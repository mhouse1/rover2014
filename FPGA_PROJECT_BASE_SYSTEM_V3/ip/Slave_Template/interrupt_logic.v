==> flow/design.v <==
module interrupt_logic (
  clk,
  reset,
  data_in,
  write,
  write_data,
  address_decode,
  irq_mask_reg_en,
  edge_capture_reg_en,
  read_data,
  irq_out
);
parameter DATA_WIDTH = 32;
input clk;
input reset;
input [DATA_WIDTH-1:0] data_in;
input write;
input [DATA_WIDTH-1:0] write_data;
input address_decode;
input irq_mask_reg_en;
input edge_capture_reg_en;
output reg [DATA_WIDTH-1:0] read_data;
output wire irq_out;
reg [DATA_WIDTH-1:0] data_in_d1;
reg [DATA_WIDTH-1:0] data_in_d2;
reg [DATA_WIDTH-1:0] data_in_d3;
wire [DATA_WIDTH-1:0] edge_detect;
reg [DATA_WIDTH-1:0] edge_capture;
reg [DATA_WIDTH-1:0] irq_mask;
wire edge_capture_wr_strobe;
wire irq_mask_wr_strobe;
wire [DATA_WIDTH-1:0] readdata_mux;
always @ (posedge clk or posedge reset)
begin
  if (reset == 1)
  begin
    irq_mask <= 0;
  end
  else if (irq_mask_wr_strobe)
  begin
    irq_mask <= write_data;    
  end
end
always @ (posedge clk or posedge reset)
begin
  if (reset == 1)
  begin
    data_in_d1 <= 0;
    data_in_d2 <= 0;
  end
  else
  begin
    data_in_d1 <= data_in;
    data_in_d2 <= data_in_d1;
  end
end
always @ (posedge clk or posedge reset)
begin
  if (reset == 1)
  begin
    data_in_d3 <= 0;
  end
  else
  begin
    data_in_d3 <= data_in_d2;    
  end
end
assign edge_detect = data_in_d2 & ~data_in_d3; 
generate
genvar BIT;
for(BIT = 0; BIT < DATA_WIDTH; BIT = BIT + 1)
begin: edge_capture_generation	
  always @ (posedge clk or posedge reset)
  begin
    if (reset == 1)
    begin
      edge_capture[BIT] <= 0;
    end
    else 
	begin
	  if (edge_capture_wr_strobe && write_data[BIT])
        edge_capture[BIT] <= 0;
	  else if (edge_detect[BIT])
	    edge_capture[BIT] <= 1;
    end
  end
end
endgenerate
always @ (posedge clk or posedge reset)
begin
  if (reset == 1)
  begin
    read_data <= 0;
  end
  else
  begin
    read_data <= readdata_mux;    
  end
end
assign readdata_mux = ({DATA_WIDTH{(irq_mask_reg_en == 1'b1)}} & irq_mask) | ({DATA_WIDTH{(edge_capture_reg_en == 1'b1)}} & edge_capture);
assign irq_mask_wr_strobe = (write == 1'b1) && (address_decode == 1'b1) && (irq_mask_reg_en == 1'b1);
assign edge_capture_wr_strobe = (write == 1'b1) && (address_decode == 1'b1) && (edge_capture_reg_en == 1'b1);
assign irq_out = |(edge_capture & irq_mask);
endmodule
---- Step by step through the tools: interrupt_logic ----
Tool output for the design above, in the order of the flow.
Line numbers count from 1 in the design file above.
Cell names lack the library's common part.
A cell with - has no value.
set-up
  top module .............................. interrupt_logic
  clock input ............................. clk
  standard-cell library ................... sky130hd
  library corner .......................... tt_025C_1v80

---- After elaboration ----
Counts by Yosys on the flattened word-level netlist (proc, flatten, opt, wreduce; memories kept). Register bits leave out memories and registers merged into their read ports (data or address). Print and check cells are left out. Cells with the same type and inputs are merged into one.
operators by class
  muxes and demuxes ....................... 64
  bitwise operators ....................... 6
  reductions and logical operators ........ 68
operators with widths
  kind                 count
  AND 32 bit           4
  nonzero test 2 bit   32
  two-way mux 1 bit    64
  logical AND 1 bit    35
  OR 32 bit            1
  inverter 32 bit      1
  OR reduction 32 bit  1
bit counts
  register bits after elaboration ......... 192
  input bits .............................. 70
  output and inout bits ................... 33
  word-level cells ........................ 175

---- Depth ----
Depth = most cells in a row (Yosys ltp): at word level without a register or memory, in the mapped netlist without a sequential cell, where the memories' decode and read muxes count.
logic depth
  depth in word-level cells ............... 4
  ABC_AREA ................................ 0
  gate-level depth with buffers ........... 5
  depth with buffers taken out ............ 3

---- Mapped cells and area ----
The flow's flattened synthesis, as Yosys stat reports it; memories are mapped. The netlist is that of the ABC_AREA named above (0 if unset); the other value can give another one.
Totals and module areas in this step are rounded.
mapped netlist
  mapped cells ............................ 391
  mapped area ............................. 6,100 um^2
  sequential part of the area ............. 4,800 um^2
  mapped flip-flops ....................... 192
  buffer cells ............................ 15
cell types
  cell      count
  dfrtp_1   192
  mux2_1    30
  a21oi_1   64
  a22o_1    31
  inv_1     33
  a22oi_1   15
  buf_2     8
  clkbuf_1  7
  nand4_1   4
  mux2_2    2
  a22oi_2   1
  a22o_2    1
  nand3_2   1
  or4_1     1
  and3_1    1

---- Worst setup path after synthesis ----
Path of least setup slack by OpenSTA after synthesis, without wires, with an ideal clock, recovery checks aside; 20% of the period is set as input and as output delay. Where synthesis merged equal registers, the netlist keeps one of their names.
path post-synthesis
  kind .................................... reg2out
  start point ............................. register edge_capture[23]
  end point ............................... output port irq_out
  clock period ............................ 2.04 ns
  output delay ............................ 0.408 ns
  time at the first pin ................... 0.000 ns
  data arrival time ....................... 1.207 ns
  path slack .............................. 0.425 ns
  path delay .............................. 1.207 ns
  stages on the path ...................... 4
  buffers on the path ..................... 0
  synthesis period reached ................ 1.615 ns
"path delay" is the arrival time less input delay plus setup time.
A path that ends at an output port has no setup time.
"stages on the path": output pins that drive a net of the path, with the launching flip-flop's if there is one; two outputs of one cell count as two.
"synthesis period reached" is the clock period less the worst setup slack; recovery checks do not enter. This is arithmetic on one report: input and output delays are still those of the set period (20% each).
Between the ends stands the longest chain of elaborated cells between them, by number of cells; it is not shown to be the way that was timed. Of several equally long chains one is given.
Each line given opens the expression or statement behind the cell; cells for indexed reads and writes are added by Yosys, which also makes memories of some case tables.
A register here has more assigning lines than the two given.
between the ends, post-synthesis
  cell sequence ........................... dfrtp_1 a22oi_1 nand4_1 or4_1
  length of the longest elaborated chain .. 2
  elaborated cells between the ends (all ways) .. 2
  RTL lines with such cells ............... 1
RTL lines, path post-synthesis
  element              RTL line  source
  from (decl)          28        reg [DATA_WIDTH-1:0] edge_capture;
  from (assign)        77        edge_capture[BIT] <= 0;
  from (assign)        82        edge_capture[BIT] <= 0;
  AND 32 bit           103       assign irq_out = |(edge_capture & irq_mask);
  OR reduction 32 bit  103
  to (decl)            23        output wire irq_out;

---- Timing after layout ----
Path of least setup slack in the final report of entry A (OpenROAD, finished layout, wires in). Where an end is a register, its clock arrival counts in the times.
path after layout
  kind .................................... reg2out
  start point ............................. register irq_mask[22]
  end point ............................... output port irq_out
  clock period ............................ 1.5 ns
  output delay ............................ 0.30 ns
  time at the first pin ................... 0.42 ns
  data arrival time ....................... 1.90 ns
  path slack .............................. -0.70 ns
  stages on the path ...................... 5
  buffers on the path ..................... 1
Between the ends stands the longest chain of elaborated cells between them, by number of cells; it is not shown to be the way that was timed. Of several equally long chains one is given.
between the ends, after layout
  cell sequence ........................... dfrtp_1 a22oi_2 nand4_1 or4_4 buf_6
  length of the longest elaborated chain .. 2
  elaborated cells between the ends (all ways) .. 2
  RTL lines with such cells ............... 1
RTL lines, path after layout
  element              RTL line  source
  from (decl)          29        reg [DATA_WIDTH-1:0] irq_mask;
  from (assign)        37        irq_mask <= 0;
  from (assign)        41        irq_mask <= write_data;
  AND 32 bit           103       assign irq_out = |(edge_capture & irq_mask);
  OR reduction 32 bit  103
  to (decl)            23        output wire irq_out;

## Implementation results

interrupt_logic through Yosys and OpenROAD on sky130hd: 2 stored runs, unordered, with their settings and measured results. The constraints put input and output delay at 20% of the set period each and load the outputs with 0.01 pF.
"reached clock period" = clock period - worst setup slack. The figure is calculated, with input and output delays left at 20% of the set period.
"power consumption" is the tool's figure for a default switching activity; nothing was simulated.
Results are given in rounded form.

---- entry A ----
settings
  period_ns = 1.5
  SETUP_SLACK_MARGIN = 0.2
  CAP_MARGIN = 20
  CORE_MARGIN = 2
  CORE_UTILIZATION = 40
  SLEW_MARGIN = 20
results
  chip area after synthesis (Yosys) ....... 6,100 um^2
  total die area .......................... 16,000 um^2
  final design utilization ................ 56%
  worst slack on setup checks ............. -0.70 ns
  sum of negative setup slack ............. -0.70 ns
  power consumption ....................... 12,000 µW
  reached clock period .................... 2.202 ns

---- entry B ----
settings
  period_ns = 1.58
  CORE_UTILIZATION = 66
  PLACE_DENSITY = 0.41
  CORE_ASPECT_RATIO = 1.74
  CAP_MARGIN = 25
  MIN_ROUTING_LAYER = met1
  CORE_MARGIN = 2
  SLEW_MARGIN = 20
results
  chip area after synthesis (Yosys) ....... 6,100 um^2
  total die area .......................... 10,000 um^2
  final design utilization ................ 93%
  worst slack on setup checks ............. -0.65 ns
  sum of negative setup slack ............. -0.65 ns
  power consumption ....................... 12,000 µW
  reached clock period .................... 2.228 ns
